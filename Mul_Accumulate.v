==> flow/design.v <==
module Mul_Accumulate(
    input clk,
    input rst_n,
    input Cal_Valid,
    input signed [7:0]  weight,
    input signed [31:0] data,
    output reg signed [31:0] Dout
);
    reg  [31:0] buffer ;
    always @(posedge clk or negedge rst_n) begin
        if(!rst_n) begin
            Dout <= 0;
            buffer <= 0;
        end
        else begin
            if(Cal_Valid)begin
                buffer <= weight * data;
                Dout   <= buffer + Dout;
            end
            else begin
                Dout   <= 0;
                buffer <= 0;
            end
        end
    end
endmodule
==> From RTL to reports: Mul_Accumulate <==
The steps from the RTL of Mul_Accumulate to its reports follow in flow order.
Line numbers count from 1 in the design file above.
Library cell names are shortened.
{ "setup": {"top": "Mul_Accumulate", "clock_port": "clk", "lib": "sky130hd", "corner": "tt_025C_1v80"} }

==> Elaborated design <==
Source: Yosys, flattened and elaborated, memories not mapped. Widths are those after wreduce; folded enables and synchronous resets count as part of the registers. Registers that Yosys merges into a memory's read port (data or address) are not register bits. Print and check cells do not count. Equal cells are merged and count once.
{ "word_totals": {"clocked_rd_ports_x_width": 0, "wordCells": 6, "input_bits": 43, "n_memories": 0, "reg_bits": 64, "latchBits": 0, "mem_bits_ro": 0, "out_inout_bits": 32, "ram_bits": 0} }
{ "classes": {"n_addsub": 1, "n_mul": 1, "shifts": 0, "logic": 0, "div": 0, "mux": 2, "reduce_logical": 0, "compare": 0, "n_eq": 0} }
{ "ops": {"columns": ["cell", "count"], "rows": [
  ["8-bit by 32-bit multiplier with 32-bit output", 1],
  ["32-bit 2-to-1 mux", 2],
  ["32-bit adder", 1]
]} }

==> Longest topological paths <==
Yosys ltp: most cells in a row. Word level: on the elaborated netlist, between registers, memories and ports. Mapped: between sequential cells and ports; inverters and the memories' decode and read muxes count.
{ "depth": {"depth_word": 2, "abc_area": 0, "depth_mapped": 20, "depth_no_buf": 18} }

==> Mapped cells and area <==
Yosys stat after the flow's synthesis: flattened, memories mapped to cells. It holds for the ABC_AREA given above (unset counts as 0); a run with the other value may have another netlist.
{ "mapped": {"seq_area_um2": 1601.5, "flip_flops": 64, "mapped_area_um2": 10556.4, "mapped_cells": 1178, "buf_cells": 28} }
{ "by_type": {"columns": ["cell", "count", "area_total_um2"], "rows": [
  ["fa_1", 158, 3.16E+03],
  ["dfrtp_1", 64, 1.6E+03],
  ["ha_1", 97, 1.21E+03],
  ["and2_1", 176, 1.1E+03],
  ["inv_1", 226, 848.314],
  ["nor2_1", 76, 285.274],
  ["xnor2_1", 31, 271.51],
  ["nand2_1", 62, 232.723],
  ["a21oi_1", 45, 225.216],
  ["xor2_1", 17, 148.893],
  ["a21o_1", 17, 127.622],
  ["o21ai_0", 24, 120.115],
  ["clkbuf_1", 28, 105.101],
  ["nor3_1", 20, 100.096],
  ["a211oi_1", 10, 75.072],
  ["nand2b_1", 12, 75.072],
  ["and3_1", 10, 62.56],
  ["nand3_1", 12, 60.058]
]} }
Not listed: further types 42, cells in them 93.

==> Worst setup path after synthesis <==
Path of least setup slack by OpenSTA after synthesis, without wires, with an ideal clock, recovery checks aside; 20% of the period is set as input and as output delay. Where synthesis merged equal registers, the netlist keeps one of their names.
{ "synth_timing": {"kind": "input to register", "startpoint": "in weight[4]", "endpoint": "reg buffer[31]", "t_required_ns": 8.606, "setup_time_ns": 0.124, "arrival_ns": 6.298, "setup_slack_ns": 2.308, "t_first_pin_ns": 1.746, "path_delay_ns": 4.676, "in_delay_ns": 1.746, "period_ns": 8.73, "stages": 18, "n_path_buf": 2, "period_less_setup_slack_ns": 6.422} }
"path_delay_ns" is the arrival time less input delay plus setup time.
"stages": output pins that drive a net of the path, with the launching flip-flop's if there is one; two outputs of one cell count as two.
"period_less_setup_slack_ns" is the clock period less the worst setup slack; recovery checks do not enter. This is arithmetic on one report: input and output delays are still those of the set period (20% each).
Between the ends stands the longest chain of elaborated cells between them, by number of cells; it is not shown to be the way that was timed. Of several equally long chains one is given.
A line is the first line of the expression or statement that the cell stems from. Yosys adds cells for indexed reads and writes and turns some case tables into memories.
At most two assigning lines are given for a register; there are more.
{ "synth_via": {"cell_sequence": "clkbuf_1 clkbuf_1 and2_1 fa_1 fa_1 fa_1 inv_1 fa_1 inv_1 ha_1 and3_1 o21a_1 a311o_1 a22oi_2 o22ai_1 o31ai_1 nor2_1 a211o_1", "elab_chain_cells": 2, "cone_cells": 2, "cone_lines": 2, "classes_between": "mul: 1; mux: 1"} }
{ "synth_rtl": {"columns": ["item", "line_no", "source"], "rows": [
  ["from (decl)", 5, "input signed [7:0]  weight,"],
  ["8-bit by 32-bit multiplier with 32-bit output", 17, "buffer <= weight * data;"],
  ["32-bit 2-to-1 mux", 16, "if(Cal_Valid)begin"],
  ["to (assign)", 13, "buffer <= 0;"],
  ["to (assign)", 17, null],
  ["to (decl)", 9, "reg  [31:0] buffer ;"]
]} }

==> Worst path after layout <==
Path of least setup slack in the final report of job 1 (OpenROAD, finished layout, wires in). Where an end is a register, its clock arrival counts in the times.
{ "layout_timing": {"kind": "input to register", "startpoint": "in weight[6]", "endpoint": "reg buffer[31]", "stages": 19, "in_delay_ns": 0.88, "setup_slack_ns": -0.58, "t_first_pin_ns": 0.88, "setup_time_ns": 0.12, "n_path_buf": 3, "arrival_ns": 5.20, "t_required_ns": 4.62, "period_ns": 4.41} }
Between the ends stands the longest chain of elaborated cells between them, by number of cells; it is not shown to be the way that was timed. Of several equally long chains one is given.
At most two assigning lines are given for a register; there are more.
{ "layout_via": {"cell_sequence": "buf_8 buf_8 buf_4 and2_4 fa_1 fa_1 fa_1 inv_1 fa_1 inv_1 ha_4 a21oi_4 o21ai_2 a311o_1 a22oi_2 o22ai_2 o31ai_4 nor2_1 a211o_1", "elab_chain_cells": 2, "cone_cells": 2, "cone_lines": 2, "classes_between": "mul: 1; mux: 1"} }
{ "layout_rtl": {"columns": ["item", "line_no", "source"], "rows": [
  ["from (decl)", 5, "input signed [7:0]  weight,"],
  ["8-bit by 32-bit multiplier with 32-bit output", 17, "buffer <= weight * data;"],
  ["32-bit 2-to-1 mux", 16, "if(Cal_Valid)begin"],
  ["to (assign)", 13, "buffer <= 0;"],
  ["to (assign)", 17, null],
  ["to (decl)", 9, "reg  [31:0] buffer ;"]
]} }

Subject: Mul_Accumulate on sky130hd, stored results

Hello all,

Module Mul_Accumulate, platform sky130hd: 2 stored runs of the flow (Yosys, OpenROAD) with differing settings, in no particular order. Input and output delays are each 20% of the period that was set; the output load is 0.01 pF.
"achieved clock period (ns)" is the run's clock period less its worst setup slack. It is reckoned from that one timing run; input and output delays stay at 20% of the period that was set.
"worst setup path time (ns)": the worst setup path's part of the clock period (all of it between registers, 20% less for each end at a port) less its slack. A launch clock that arrives late makes it longer, a capture clock that arrives late makes it shorter.
"finish__power__total": no workload was simulated; the value follows from the tool's default switching activity.

settings of job 1
{
  "period_ns": 4.41,
  "CORE_UTILIZATION": 34,
  "PLACE_DENSITY_LB_ADDON": 0.05,
  "CORE_ASPECT_RATIO": 1.25,
  "CORE_MARGIN": 5,
  "TNS_END_PERCENT": 100,
  "ABC_AREA": 0,
  "CAP_MARGIN": 10,
  "SLEW_MARGIN": 20
}
report of job 1
yosys chip area after synthesis (um^2): 10556.4
finish__design__die__area: 34694.0
finish__design__instance__area__stdcell: 14337.5
finish__design__instance__utilization: 0.4654
finish__timing__setup__ws: -0.585
finish__timing__setup__tns: -7.245
finish__timing__hold__ws: 0.573
finish__power__total: 9.448e-03
achieved clock period (ns): 4.995
worst setup path time (ns): 4.11
worst setup path kind: input to register

settings of job 2
{
  "period_ns": 8.02,
  "CAP_MARGIN": 20,
  "CORE_MARGIN": 2,
  "CORE_UTILIZATION": 40,
  "SLEW_MARGIN": 20
}
report of job 2
yosys chip area after synthesis (um^2): 10556.4
finish__design__die__area: 27705.6
finish__design__instance__area__stdcell: 12016.5
finish__design__instance__utilization: 0.4624
finish__timing__setup__ws: 1.095
finish__timing__setup__tns: 0.000
finish__timing__hold__ws: 0.571
finish__power__total: 3.774e-03
achieved clock period (ns): 6.925
worst setup path time (ns): 5.32
worst setup path kind: input to register

Thanks
